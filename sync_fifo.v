==> flow/design.v <==
module sync_fifo (
					clk,	 
					reset,
					wr_en,		 
					rd_en,		 
					input_data,
					empty,
					full,
					output_data
);
parameter DEPTH = 16;			 
parameter WIDTH = 8;			 
parameter POINTER_WIDTH = 4;	 
input clk;
input reset;
input wr_en;
input rd_en;
input [WIDTH-1:0] input_data;
output empty;
output full;
output [WIDTH-1:0] output_data;
reg [POINTER_WIDTH:0] wr_ptr;	 
reg [POINTER_WIDTH:0] rd_ptr;	 
reg empty;
reg full;
reg [WIDTH-1:0] output_data;
reg [WIDTH-1:0] static_mem [DEPTH-1:0];  
wire [POINTER_WIDTH-1:0] wr_ptr_int;
wire [POINTER_WIDTH-1:0] rd_ptr_int;
wire [POINTER_WIDTH:0] wr_rd;
wire put_e;
wire get_e;
assign wr_rd = wr_ptr - rd_ptr;
assign put_e = (wr_en && full == 1'b0);
assign get_e = (rd_en && empty == 1'b0);
assign wr_ptr_int = wr_ptr[POINTER_WIDTH-1:0];
assign rd_ptr_int = rd_ptr[POINTER_WIDTH-1:0];
always @ (posedge clk)
	begin
		if (!reset)
			begin
				wr_ptr <= 3'b000;
				rd_ptr <= 3'b000;
			end 
		else
			begin
				if (put_e)
					begin
						static_mem [wr_ptr_int] <= input_data;
						wr_ptr <= wr_ptr + 3'b001;
					end
				if (get_e)
					begin
						rd_ptr <= rd_ptr + 3'b001;
					end
			end
	end
always @ (rd_ptr_int)
	begin
		output_data <= static_mem [rd_ptr_int - 3'b001];
	end
always @ (posedge clk) 
	begin
		if (!reset)
			begin
				full <= 1'b0;
				empty <= 1'b0;				
			end
		else
			begin
				full <= (wr_rd == 4'b1000);
				empty <= (wr_rd == 4'b0000);
			end
	end
endmodule
### From RTL to reports: sync_fifo

What the tools print for sync_fifo, step after step.
Line numbers count from 1 in the design file above.
Operators carry their Yosys type and port widths (W data, S select, Z words).
Library cell names are shortened.
The mark -- stands for no value.

| inputs | value |
|---|---|
| design top | sync_fifo |
| clock input | clk |
| library | sky130hd |
| timing corner | tt_025C_1v80 |

### Elaborated design

Source: Yosys, flattened and elaborated, memories not mapped. Widths are those after wreduce; folded enables and synchronous resets count as part of the registers. Registers that Yosys merges into a memory's read port (data or address) are not register bits. Print and check cells do not count. Equal cells are merged and count once.
Memory sizes are those after Yosys's memory passes, which may raise the word count (mostly to a power of two), join words into wider ones and drop unused or constant bits.

| bit counts | value |
|---|---|
| bits in writable memories | 128 |
| register bits after elaboration | 12 |
| output and inout bits | 10 |
| memory cells | 1 |

Memory list:

| memory | words | bits a word | rd ports | write ports | RTL line | RTL |
|---|---|---|---|---|---|---|
| static_mem | 16 | 8 | 1 | 1 | 27 | `reg [WIDTH-1:0] static_mem [DEPTH-1:0];` |

| operators by class | value |
|---|---|
| bitwise logic cells | 2 |
| multiplexer cells | 6 |
| equal/unequal tests | 1 |
| reduce/logical cells | 3 |
| add/sub/neg operators | 4 |

Operators with widths:

| kind | number |
|---|---|
| $mux W8 | 2 |
| $add A5 B1 Y5 const B | 2 |
| $mux W4 | 2 |
| $eq A5 B4 Y1 const B | 1 |
| $sub A5 B5 Y5 | 1 |
| $logic_not A5 Y1 | 1 |
| $sub A4 B1 Y4 const B | 1 |
| $logic_and A1 B1 Y1 | 2 |
| $not A1 Y1 | 2 |
| $mux W1 | 2 |

### Longest topological paths

Depth = most cells in a row (Yosys ltp): at word level without a register or memory, in the mapped netlist without a sequential cell, where the memories' decode and read muxes count.

| depth | value |
|---|---|
| word-level depth | 4 |
| ABC_AREA | 0 |
| depth in mapped cells | 9 |
| depth with buffers taken out | 6 |

### Synthesis result

Yosys stat after the flow's synthesis: flattened, memories mapped to cells. It holds for the ABC_AREA given above (unset counts as 0); a run with the other value may have another netlist.
Totals and module areas in this step are rounded.

| mapped netlist | value |
|---|---|
| mapped area | 5821 um^2 |
| area of sequential cells | 4084 um^2 |
| flip-flop cells | 140 |
| standard cells after synthesis | 372 |

Cell types:

| type | number | total area (um^2) |
|---|---|---|
| edfxtp_1 | 128 | 3.84E+03 |
| mux4_2 | 16 | 360.346 |
| dfxtp_1 | 12 | 240.23 |
| nand2_1 | 60 | 225.216 |
| mux2i_1 | 16 | 160.154 |
| ha_1 | 10 | 125.12 |
| nand3_1 | 21 | 105.101 |
| xnor2_1 | 10 | 87.584 |
| a221oi_1 | 8 | 70.067 |
| a32o_2 | 6 | 67.565 |
| nor2_1 | 18 | 67.565 |
| and2_1 | 7 | 43.792 |
| nor2b_1 | 6 | 37.536 |
| nand4_1 | 5 | 31.28 |
| clkbuf_8 | 2 | 27.526 |
| xor2_4 | 1 | 27.526 |
| clkbuf_1 | 7 | 26.275 |
| inv_1 | 7 | 26.275 |

Not listed: further types 20, cells in them 32.

### Worst setup path after synthesis

OpenSTA on the mapped netlist: ideal clock, no wires. The path of least setup slack (recovery checks aside). Input and output delay are each 20% of the period. Register names are those of the netlist, which keeps one name where synthesis merged equal registers.

| timing post-synthesis | value |
|---|---|
| path type | register -> output |
| start point | register rd_ptr[0] |
| end point | output output_data[1] |
| stages | 10 |
| clock period | 4.31 ns |
| setup slack | 1.288 ns |
| arrival time | 2.160 ns |
| path delay | 2.160 ns |
| data required time | 3.448 ns |
| synthesis period reached | 3.022 ns |

"path delay" = arrival - input delay + setup time.
A path that ends at an output port has no setup time.
"stages" counts driving pins, that of a launching flip-flop among them; a cell with two outputs on the path counts twice.
"synthesis period reached" = period - worst setup slack (recovery checks aside). The figure is calculated, with input and output delays left at 20% of the set period.
The rows between start and end are the longest chain of elaborated cells between them; the timing report does not say that the signal goes this way. Where chains are equally long, one stands for them.
A line is the first line of the expression or statement that the cell stems from. Yosys adds cells for indexed reads and writes and turns some case tables into memories.
A memory read counts as a cell of the chain, while the word-level depth stops at memories.

| on the way, post-synthesis | value |
|---|---|
| cells stage by stage | dfxtp_1 > buf_4 > inv_1 > ha_1 > clkbuf_8 > clkbuf_1 > mux4_2 > nand2_1 > nand2_1 > a32o_2 |
| cells in the longest elaborated chain | 2 |

RTL lines, path post-synthesis:

| element | RTL line | RTL |
|---|---|---|
| start: declaration | 23 | `reg [POINTER_WIDTH:0] rd_ptr;` |
| start: assignment | 43 | `rd_ptr <= 3'b000;` |
| start: assignment | 54 | `rd_ptr <= rd_ptr + 3'b001;` |
| $sub A4 B1 Y4 | 60 | `output_data <= static_mem [rd_ptr_int - 3'b001];` |
| $mem_v2 Z16 W8 | 27 | `reg [WIDTH-1:0] static_mem [DEPTH-1:0];` |
| end: declaration | 21 | `output [WIDTH-1:0] output_data;` |

### Worst path after layout

From the final timing report of run 1: the path of least setup slack in the routed layout; clock arrival at registers is part of the times.

| timing after layout | value |
|---|---|
| path type | register -> output |
| start point | register rd_ptr[0] |
| end point | output output_data[2] |
| arrival time | 2.33 ns |
| stages | 10 |
| setup slack | 0.01 ns |
| data required time | 2.34 ns |
| clock period | 2.93 ns |

The rows between start and end are the longest chain of elaborated cells between them; the timing report does not say that the signal goes this way. Where chains are equally long, one stands for them.
A memory read counts as a cell of the chain, while the word-level depth stops at memories.

| on the way, after layout | value |
|---|---|
| cells stage by stage | dfxtp_2 > inv_2 > ha_4 > xor2_4 > buf_6 > buf_16 > mux2i_4 > a221oi_2 > a32o_2 > clkdlybuf4s15_2 |
| cells in the longest elaborated chain | 2 |

RTL lines, path after layout:

| element | RTL line | RTL |
|---|---|---|
| start: declaration | 23 | `reg [POINTER_WIDTH:0] rd_ptr;` |
| start: assignment | 43 | `rd_ptr <= 3'b000;` |
| start: assignment | 54 | `rd_ptr <= rd_ptr + 3'b001;` |
| $sub A4 B1 Y4 | 60 | `output_data <= static_mem [rd_ptr_int - 3'b001];` |
| $mem_v2 Z16 W8 | 27 | `reg [WIDTH-1:0] static_mem [DEPTH-1:0];` |
| end: declaration | 21 | `output [WIDTH-1:0] output_data;` |

## Implementation results

Flow measurements of sync_fifo on sky130hd: 2 stored runs with different settings, listed in no order. Input and output delays are each 20% of the period that was set; the output load is 0.01 pF.
"period achieved" = clock period - worst setup slack. The figure is calculated, with input and output delays left at 20% of the set period.
"worst setup path time" = time allowed to the worst setup path (clock period - input delay - output delay, where it has them) - its slack; a late launch clock adds to it, a late capture clock takes from it.
"total power after layout": no workload was simulated; the value follows from the tool's default switching activity.
Results are given in rounded form.
Among the settings, . means not set for that run.

| stored run | period_ns | CORE_UTILIZATION | PLACE_DENSITY_LB_ADDON | HOLD_SLACK_MARGIN | CORE_ASPECT_RATIO | CORE_MARGIN | CELL_PAD_IN_SITES_GLOBAL_PLACEMENT | CELL_PAD_IN_SITES_DETAIL_PLACEMENT | ABC_AREA | CTS_CLUSTER_DIAMETER | CAP_MARGIN | SLEW_MARGIN | SETUP_SLACK_MARGIN | GPL_TIMING_DRIVEN | synthesized cell area (um^2) | die outline area (um^2) | utilization (%) | setup slack of the worst path (ns) | total power after layout (W) | period achieved (ns) | worst setup path time (ns) | worst setup path type |
|---|---|---|---|---|---|---|---|---|---|---|---|---|---|---|---|---|---|---|---|---|---|---|
| run 1 | 2.93 | 32 | 0.28 | 0.25 | 0.7 | 4 | 1 | 1 | 0 | 342 | 20 | 40 | . | . | 5821 | 20450 | 42.4 | 0.011 | 0.005895 | 2.919 | 2.33 | register -> output |
| run 2 | 3.69 | 48 | . | . | 0.55 | 2 | . | . | 0 | . | 20 | 15 | -0.1 | 1 | 5821 | 13060 | 59.6 | 0.084 | 0.004446 | 3.606 | 2.87 | register -> output |
